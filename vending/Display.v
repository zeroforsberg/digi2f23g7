==> flow/design.v <==
module SevenSegDec(
  input  [3:0] io_in,
  output [6:0] io_out
);
  wire [6:0] _GEN_0 = 4'hf == io_in ? 7'h71 : 7'h0;  
  wire [6:0] _GEN_1 = 4'he == io_in ? 7'h79 : _GEN_0;  
  wire [6:0] _GEN_2 = 4'hd == io_in ? 7'h5e : _GEN_1;  
  wire [6:0] _GEN_3 = 4'hc == io_in ? 7'h39 : _GEN_2;  
  wire [6:0] _GEN_4 = 4'hb == io_in ? 7'h7c : _GEN_3;  
  wire [6:0] _GEN_5 = 4'ha == io_in ? 7'h77 : _GEN_4;  
  wire [6:0] _GEN_6 = 4'h9 == io_in ? 7'h6f : _GEN_5;  
  wire [6:0] _GEN_7 = 4'h8 == io_in ? 7'h7f : _GEN_6;  
  wire [6:0] _GEN_8 = 4'h7 == io_in ? 7'h7 : _GEN_7;  
  wire [6:0] _GEN_9 = 4'h6 == io_in ? 7'h7d : _GEN_8;  
  wire [6:0] _GEN_10 = 4'h5 == io_in ? 7'h6d : _GEN_9;  
  wire [6:0] _GEN_11 = 4'h4 == io_in ? 7'h66 : _GEN_10;  
  wire [6:0] _GEN_12 = 4'h3 == io_in ? 7'h4f : _GEN_11;  
  wire [6:0] _GEN_13 = 4'h2 == io_in ? 7'h5b : _GEN_12;  
  wire [6:0] _GEN_14 = 4'h1 == io_in ? 7'h6 : _GEN_13;  
  assign io_out = 4'h0 == io_in ? 7'h3f : _GEN_14;  
endmodule
module DisplayMultiplexer(
  input        clock,
  input        reset,
  input  [7:0] io_sum,
  input  [7:0] io_price,
  output [6:0] io_seg,
  output [3:0] io_an
);
  wire [3:0] sevenSegDec_io_in;  
  wire [6:0] sevenSegDec_io_out;  
  reg [16:0] tickCounterReg;  
  reg [1:0] next;  
  wire [16:0] _tickCounterReg_T_1 = tickCounterReg + 17'h1;  
  wire [1:0] _next_T_1 = next + 2'h1;  
  wire [3:0] _GEN_3 = 2'h3 == next ? io_price[3:0] : 4'h0;  
  wire [3:0] _GEN_4 = 2'h2 == next ? 4'h2 : 4'h1;  
  wire [3:0] _GEN_5 = 2'h2 == next ? io_price[7:4] : _GEN_3;  
  wire [3:0] _GEN_6 = 2'h1 == next ? 4'h4 : _GEN_4;  
  wire [3:0] _GEN_7 = 2'h1 == next ? io_sum[3:0] : _GEN_5;  
  wire [3:0] select = 2'h0 == next ? 4'h8 : _GEN_6;  
  wire [6:0] sevSeg = sevenSegDec_io_out;  
  SevenSegDec sevenSegDec (  
    .io_in(sevenSegDec_io_in),
    .io_out(sevenSegDec_io_out)
  );
  assign io_seg = ~sevSeg;  
  assign io_an = ~select;  
  assign sevenSegDec_io_in = 2'h0 == next ? io_sum[7:4] : _GEN_7;  
  always @(posedge clock) begin
    if (reset) begin  
      tickCounterReg <= 17'h0;  
    end else if (tickCounterReg == 17'h1869f) begin  
      tickCounterReg <= 17'h0;  
    end else begin
      tickCounterReg <= _tickCounterReg_T_1;  
    end
    if (reset) begin  
      next <= 2'h0;  
    end else if (tickCounterReg == 17'h1869f) begin  
      next <= _next_T_1;  
    end
  end
endmodule
module Display(
  input         clock,
  input         reset,
  input  [15:0] io_sw,
  output [6:0]  io_seg,
  output [3:0]  io_an
);
  wire  dispMux_clock;  
  wire  dispMux_reset;  
  wire [7:0] dispMux_io_sum;  
  wire [7:0] dispMux_io_price;  
  wire [6:0] dispMux_io_seg;  
  wire [3:0] dispMux_io_an;  
  DisplayMultiplexer dispMux (  
    .clock(dispMux_clock),
    .reset(dispMux_reset),
    .io_sum(dispMux_io_sum),
    .io_price(dispMux_io_price),
    .io_seg(dispMux_io_seg),
    .io_an(dispMux_io_an)
  );
  assign io_seg = dispMux_io_seg;  
  assign io_an = dispMux_io_an;  
  assign dispMux_clock = clock;
  assign dispMux_reset = reset;
  assign dispMux_io_sum = io_sw[15:8];  
  assign dispMux_io_price = io_sw[7:0];  
endmodule
From RTL to reports: Display

What the tools print for Display, step after step.
Line numbers count from 1 in the design file above.
Library cell names are shortened.
A cell with n/a has no value.

Top: Display
Clock: clock
Cell library: sky130hd
Library corner: tt_025C_1v80

After elaboration

Counts by Yosys on the flattened word-level netlist (proc, flatten, opt, wreduce; memories kept). Register bits leave out memories and registers merged into their read ports (data or address); mux counts leave out enables and synchronous resets folded into registers. Print and check cells are left out. Cells with the same type and inputs are merged into one.

Reduce/logical cells: 3
Eq/ne operators: 19
Bitwise logic cells: 2
Multiplexer cells: 23
Add/sub/neg operators: 2

Operator list:

| operator                               | count |
| two-way mux 7 bit                      | 16 |
| == test 4 bit with constant A          | 8 |
| two-way mux 4 bit                      | 6 |
| adder 17 x 1 -> 17 bit with constant B | 1 |
| == test 17 bit with constant B         | 1 |
| == test 3 x 4 -> 1 bit with constant A | 4 |
| == test 2 x 4 -> 1 bit with constant A | 2 |
| inverter 7 bit                         | 1 |
| == test 1 x 4 -> 1 bit with constant A | 1 |
| == test 2 bit with constant A          | 2 |
| inverter 4 bit                         | 1 |
| logical NOT 4 bit                      | 1 |
| == test 1 x 2 -> 1 bit with constant A | 1 |
| adder 2 x 1 -> 2 bit with constant B   | 1 |
| logical NOT 2 bit                      | 1 |
| OR reduction 2 bit                     | 1 |
| two-way mux 2 bit                      | 1 |

Output and inout port bits: 11
Cells after elaboration: 51
Flip-flop bits (word level): 19
Input bits: 18

Depth

Depth = most cells in a row (Yosys ltp): at word level without a register or memory, in the mapped netlist without a sequential cell, where the memories' decode and read muxes count.

Word-level depth: 23
ABC_AREA: 0
Gate-level depth with buffers: 9
Mapped depth without buffers: 7

Mapped cells and area

Yosys stat after the flow's synthesis: flattened, memories mapped to cells. It holds for the ABC_AREA given above (unset counts as 0); a run with the other value may have another netlist.

Cells by type:

| cell type | count | total area (um^2) |
| dfxtp_1   | 19    | 380.365 |
| xor2_1    | 13    | 113.859 |
| nor2_1    | 24    | 90.086 |
| ha_1      | 7     | 87.584 |
| nand3_1   | 14    | 70.067 |
| nand4_1   | 10    | 62.56 |
| nand2_1   | 11    | 41.29 |
| and3_1    | 5     | 31.28 |
| xnor2_1   | 3     | 26.275 |
| inv_1     | 6     | 22.522 |
| buf_2     | 4     | 20.019 |
| o22a_1    | 2     | 17.517 |
| a21oi_1   | 3     | 15.014 |
| o211ai_1  | 2     | 15.014 |
| o221ai_2  | 1     | 15.014 |
| or4_1     | 2     | 15.014 |
| and2_1    | 2     | 12.512 |
| buf_6     | 1     | 11.261 |

Not listed: further types 24, cells in them 25.

Buffers: 7
Area of sequential cells: 0.0003804 mm^2
Mapped cells: 154
Chip area (Yosys): 0.0012274 mm^2
Flip-flops: 19

By module: a second synthesis without flattening, with its own total; a netlist apart from the flattened one above.

Cell total of the unflattened synthesis: 161
Area total of the unflattened synthesis: 0.001305 mm^2

Each row is one instance without its submodules.

Modules:

| module             | instances | area (mm^2) | sequential area (mm^2) | cells |
| DisplayMultiplexer | 1         | 0.0011111   | 0.0003804              | 130 |
| SevenSegDec        | 1         | 0.0001939   | 0                      | 31 |
| Display            | 1         | 0           | 0                      | 0 |

Path before layout

Source: OpenSTA report_checks on the synthesized netlist (no wires, ideal clock, input and output delay 20% of the period each), path of least setup slack; recovery checks are left aside. Register names are those of the netlist, which keeps one name where synthesis merged equal registers.

Kind: register -> output
Start point: register dispMux.next[0]
End point: output io_seg[0]
Launch time at the first pin: 0.000 ns
External output delay: 0.716 ns
Driving pins on the path: 9
Data required time: 2.864 ns
Path slack: 0.954 ns
Arrival: 1.910 ns
Clock period: 3.58 ns
Buffers on the path: 1
Delay of the path: 1.910 ns
Synthesis period reached: 2.626 ns

"delay of the path" is the arrival time less input delay plus setup time.
At an output port there is no setup time.
"driving pins on the path": output pins that drive a net of the path, with the launching flip-flop's if there is one; two outputs of one cell count as two.
"synthesis period reached" is the clock period less the worst setup slack; recovery checks do not enter. This is arithmetic on one report: input and output delays are still those of the set period (20% each).
Between the ends stands the longest chain of elaborated cells between them, by number of cells; it is not shown to be the way that was timed. Of several equally long chains one is given.
Each line given opens the expression or statement behind the cell; cells for indexed reads and writes are added by Yosys, which also makes memories of some case tables.

Cell sequence: dfxtp_1 > inv_1 > ha_1 > nor2_1 > o211ai_1 > and2_4 > buf_6 > or4_1 > o311ai_1
Length of the longest elaborated chain: 23
Elaborated cells on any way between the ends: 41
Those cells by class: 18 x eq/ne; 20 x mux; 1 x logic; 2 x reduce/logical

Ends and longest elaborated chain, after synthesis:

| element           | line | RTL |
| from (decl)       | 33   | `reg [1:0] next;` |
| from (assign)     | 59   | `next <= 2'h0;` |
| from (assign)     | 61   | `next <= _next_T_1;` |
| == test 2 bit     | 36   | `wire [3:0] _GEN_3 = 2'h3 == next ? io_price[3:0] : 4'h0;` |
| two-way mux 4 bit | 36   |  |
| two-way mux 4 bit | 38   | `wire [3:0] _GEN_5 = 2'h2 == next ? io_price[7:4] : _GEN_3;` |
| two-way mux 4 bit | 40   | `wire [3:0] _GEN_7 = 2'h1 == next ? io_sum[3:0] : _GEN_5;` |
| two-way mux 4 bit | 49   | `assign sevenSegDec_io_in = 2'h0 == next ? io_sum[7:4] : _GEN_7;` |
| == test 4 bit     | 5    | `wire [6:0] _GEN_0 = 4'hf == io_in ? 7'h71 : 7'h0;` |
| two-way mux 7 bit | 5    |  |
| [9 not listed]    | n/a  |  |
| two-way mux 7 bit | 15   | `wire [6:0] _GEN_10 = 4'h5 == io_in ? 7'h6d : _GEN_9;` |
| two-way mux 7 bit | 16   | `wire [6:0] _GEN_11 = 4'h4 == io_in ? 7'h66 : _GEN_10;` |
| two-way mux 7 bit | 17   | `wire [6:0] _GEN_12 = 4'h3 == io_in ? 7'h4f : _GEN_11;` |
| two-way mux 7 bit | 18   | `wire [6:0] _GEN_13 = 4'h2 == io_in ? 7'h5b : _GEN_12;` |
| two-way mux 7 bit | 19   | `wire [6:0] _GEN_14 = 4'h1 == io_in ? 7'h6 : _GEN_13;` |
| two-way mux 7 bit | 20   | `assign io_out = 4'h0 == io_in ? 7'h3f : _GEN_14;` |
| inverter 7 bit    | 47   | `assign io_seg = ~sevSeg;` |
| to (decl)         | 69   | `output [6:0]  io_seg,` |

Nets of the timed path that keep an RTL name, with a line that drives or declares them; the list need not be complete.

Named nets, after synthesis:

| net                  | line | RTL |
| dispMux._next_T_1[0] | 35   | `wire [1:0] _next_T_1 = next + 2'h1;` |

Path in the finished layout

Path of least setup slack in the final report of record 1 (OpenROAD, finished layout, wires in). Where an end is a register, its clock arrival counts in the times.

Kind: register -> output
Start point: register dispMux.next[0]
End point: output io_seg[0]
Buffers on the path: 1
Path slack: -0.67 ns
Data required time: 1.53 ns
Driving pins on the path: 9
Arrival: 2.20 ns
External output delay: 0.38 ns
Clock period: 1.91 ns
Launch time at the first pin: 0.25 ns

Between the ends stands the longest chain of elaborated cells between them, by number of cells; it is not shown to be the way that was timed. Of several equally long chains one is given.

Cell sequence: dfxtp_4 > inv_6 > ha_4 > nand2b_4 > o22a_1 > and2_4 > or4_4 > o311ai_4 > buf_2
Length of the longest elaborated chain: 23
Elaborated cells on any way between the ends: 41
Those cells by class: 18 x eq/ne; 20 x mux; 1 x logic; 2 x reduce/logical

Ends and longest elaborated chain, post-layout:

| element           | line | RTL |
| from (decl)       | 33   | `reg [1:0] next;` |
| from (assign)     | 59   | `next <= 2'h0;` |
| from (assign)     | 61   | `next <= _next_T_1;` |
| == test 2 bit     | 36   | `wire [3:0] _GEN_3 = 2'h3 == next ? io_price[3:0] : 4'h0;` |
| two-way mux 4 bit | 36   |  |
| two-way mux 4 bit | 38   | `wire [3:0] _GEN_5 = 2'h2 == next ? io_price[7:4] : _GEN_3;` |
| two-way mux 4 bit | 40   | `wire [3:0] _GEN_7 = 2'h1 == next ? io_sum[3:0] : _GEN_5;` |
| two-way mux 4 bit | 49   | `assign sevenSegDec_io_in = 2'h0 == next ? io_sum[7:4] : _GEN_7;` |
| == test 4 bit     | 5    | `wire [6:0] _GEN_0 = 4'hf == io_in ? 7'h71 : 7'h0;` |
| two-way mux 7 bit | 5    |  |
| [9 not listed]    | n/a  |  |
| two-way mux 7 bit | 15   | `wire [6:0] _GEN_10 = 4'h5 == io_in ? 7'h6d : _GEN_9;` |
| two-way mux 7 bit | 16   | `wire [6:0] _GEN_11 = 4'h4 == io_in ? 7'h66 : _GEN_10;` |
| two-way mux 7 bit | 17   | `wire [6:0] _GEN_12 = 4'h3 == io_in ? 7'h4f : _GEN_11;` |
| two-way mux 7 bit | 18   | `wire [6:0] _GEN_13 = 4'h2 == io_in ? 7'h5b : _GEN_12;` |
| two-way mux 7 bit | 19   | `wire [6:0] _GEN_14 = 4'h1 == io_in ? 7'h6 : _GEN_13;` |
| two-way mux 7 bit | 20   | `assign io_out = 4'h0 == io_in ? 7'h3f : _GEN_14;` |
| inverter 7 bit    | 47   | `assign io_seg = ~sevSeg;` |
| to (decl)         | 69   | `output [6:0]  io_seg,` |

Nets of the timed path that keep an RTL name, with a line that drives or declares them; the list need not be complete.

Named nets, post-layout:

| net                  | line | RTL |
| dispMux._next_T_1[0] | 35   | `wire [1:0] _next_T_1 = next + 2'h1;` |

Appendix: measured runs

Below are 2 stored runs of the flow (Yosys, OpenROAD; platform sky130hd) on Display, each with its settings and what was measured, unordered. Constraints: input delay and output delay 20% of the set period each, output load 0.01 pF.
"achieved period" = clock period - worst setup slack. The figure is calculated, with input and output delays left at 20% of the set period.
By "worst setup path time" is meant the share of the clock period that the worst setup path is allowed (20% is reserved at inputs, 20% at outputs), minus its slack. Clock arrival times at its registers enter into it.
"power consumption": no workload was simulated; the value follows from the tool's default switching activity.

## Record 1

==> flow/run.sh <==
#!/bin/bash
# the make line also repeats the synthesis and layout settings of config.mk as NAME=value (left out here)
make -C /OpenROAD-flow-scripts/flow DESIGN_CONFIG=/design/flow/config.mk WORK_HOME=/design/flow/orfs CLKGATE_MAP_FILE= finish
==> flow/config.mk <==
export PLATFORM = sky130hd
export DESIGN_NAME = Display
export DESIGN_NICKNAME = Display
export VERILOG_FILES = /design/flow/design.v
export SDC_FILE = /design/flow/constraint.sdc
export NUM_CORES = 4
export LEC_CHECK = 0
export CAP_MARGIN = 20
export CELL_PAD_IN_SITES_DETAIL_PLACEMENT = 1
export CELL_PAD_IN_SITES_GLOBAL_PLACEMENT = 0
export CORE_ASPECT_RATIO = 1.21
export CORE_MARGIN = 6
export CORE_UTILIZATION = 28
export CTS_CLUSTER_SIZE = 66
export GPL_ROUTABILITY_DRIVEN = 1
export GPL_TIMING_DRIVEN = 1
export PLACE_DENSITY_LB_ADDON = 0.09
export SETUP_SLACK_MARGIN = -0.08
export SLEW_MARGIN = 25
==> flow/constraint.sdc <==
create_clock -name core_clock -period 1.91 [get_ports {clock}]
set_input_delay 0.3820 -clock core_clock [delete_from_list [all_inputs] [get_ports {clock}]]
set_output_delay 0.3820 -clock core_clock [all_outputs]
set_load 0.01 [all_outputs]

| result of record 1 | value |
|---|---|
| total negative slack on setup checks | -4.084 ns |
| achieved period | 2.580 ns |
| setup slack of the worst path | -0.670 ns |
| area of the die | 0.0061239 mm^2 |
| worst setup path time | 2.20 ns |
| worst setup path kind | register -> output |
| worst hold slack | 0.471 ns |
| chip area after synthesis (Yosys) | 0.0012274 mm^2 |
| utilization after layout | 0.509 |
| power consumption | 0.0008597 W |
| area of the standard cells in the finished layout | 0.002052 mm^2 |

## Record 2

==> flow/run.sh <==
#!/bin/bash
# the make line also repeats the synthesis and layout settings of config.mk as NAME=value (left out here)
make -C /OpenROAD-flow-scripts/flow DESIGN_CONFIG=/design/flow/config.mk WORK_HOME=/design/flow/orfs CLKGATE_MAP_FILE= finish
==> flow/config.mk <==
export PLATFORM = sky130hd
export DESIGN_NAME = Display
export DESIGN_NICKNAME = Display
export VERILOG_FILES = /design/flow/design.v
export SDC_FILE = /design/flow/constraint.sdc
export NUM_CORES = 4
export LEC_CHECK = 0
export ABC_AREA = 1
export CAP_MARGIN = 20
export CELL_PAD_IN_SITES_DETAIL_PLACEMENT = 0
export CELL_PAD_IN_SITES_GLOBAL_PLACEMENT = 1
export CORE_ASPECT_RATIO = 1.01
export CORE_MARGIN = 6
export CORE_UTILIZATION = 38
export CTS_CLUSTER_SIZE = 62
export PLACE_DENSITY_LB_ADDON = 0.03
export SETUP_SLACK_MARGIN = 0.41
export SLEW_MARGIN = 20
export TNS_END_PERCENT = 45
==> flow/constraint.sdc <==
create_clock -name core_clock -period 2.96 [get_ports {clock}]
set_input_delay 0.5920 -clock core_clock [delete_from_list [all_inputs] [get_ports {clock}]]
set_output_delay 0.5920 -clock core_clock [all_outputs]
set_load 0.01 [all_outputs]

| result of record 2 | value |
|---|---|
| total negative slack on setup checks | 0.000 ns |
| worst hold slack | 0.450 ns |
| achieved period | 2.534 ns |
| worst setup path time | 1.35 ns |
| worst setup path kind | input -> output |
| utilization after layout | 0.602 |
| area of the die | 0.0053875 mm^2 |
| area of the standard cells in the finished layout | 0.002072 mm^2 |
| power consumption | 0.0005475 W |
| setup slack of the worst path | 0.426 ns |
| chip area after synthesis (Yosys) | 0.0014326 mm^2 |
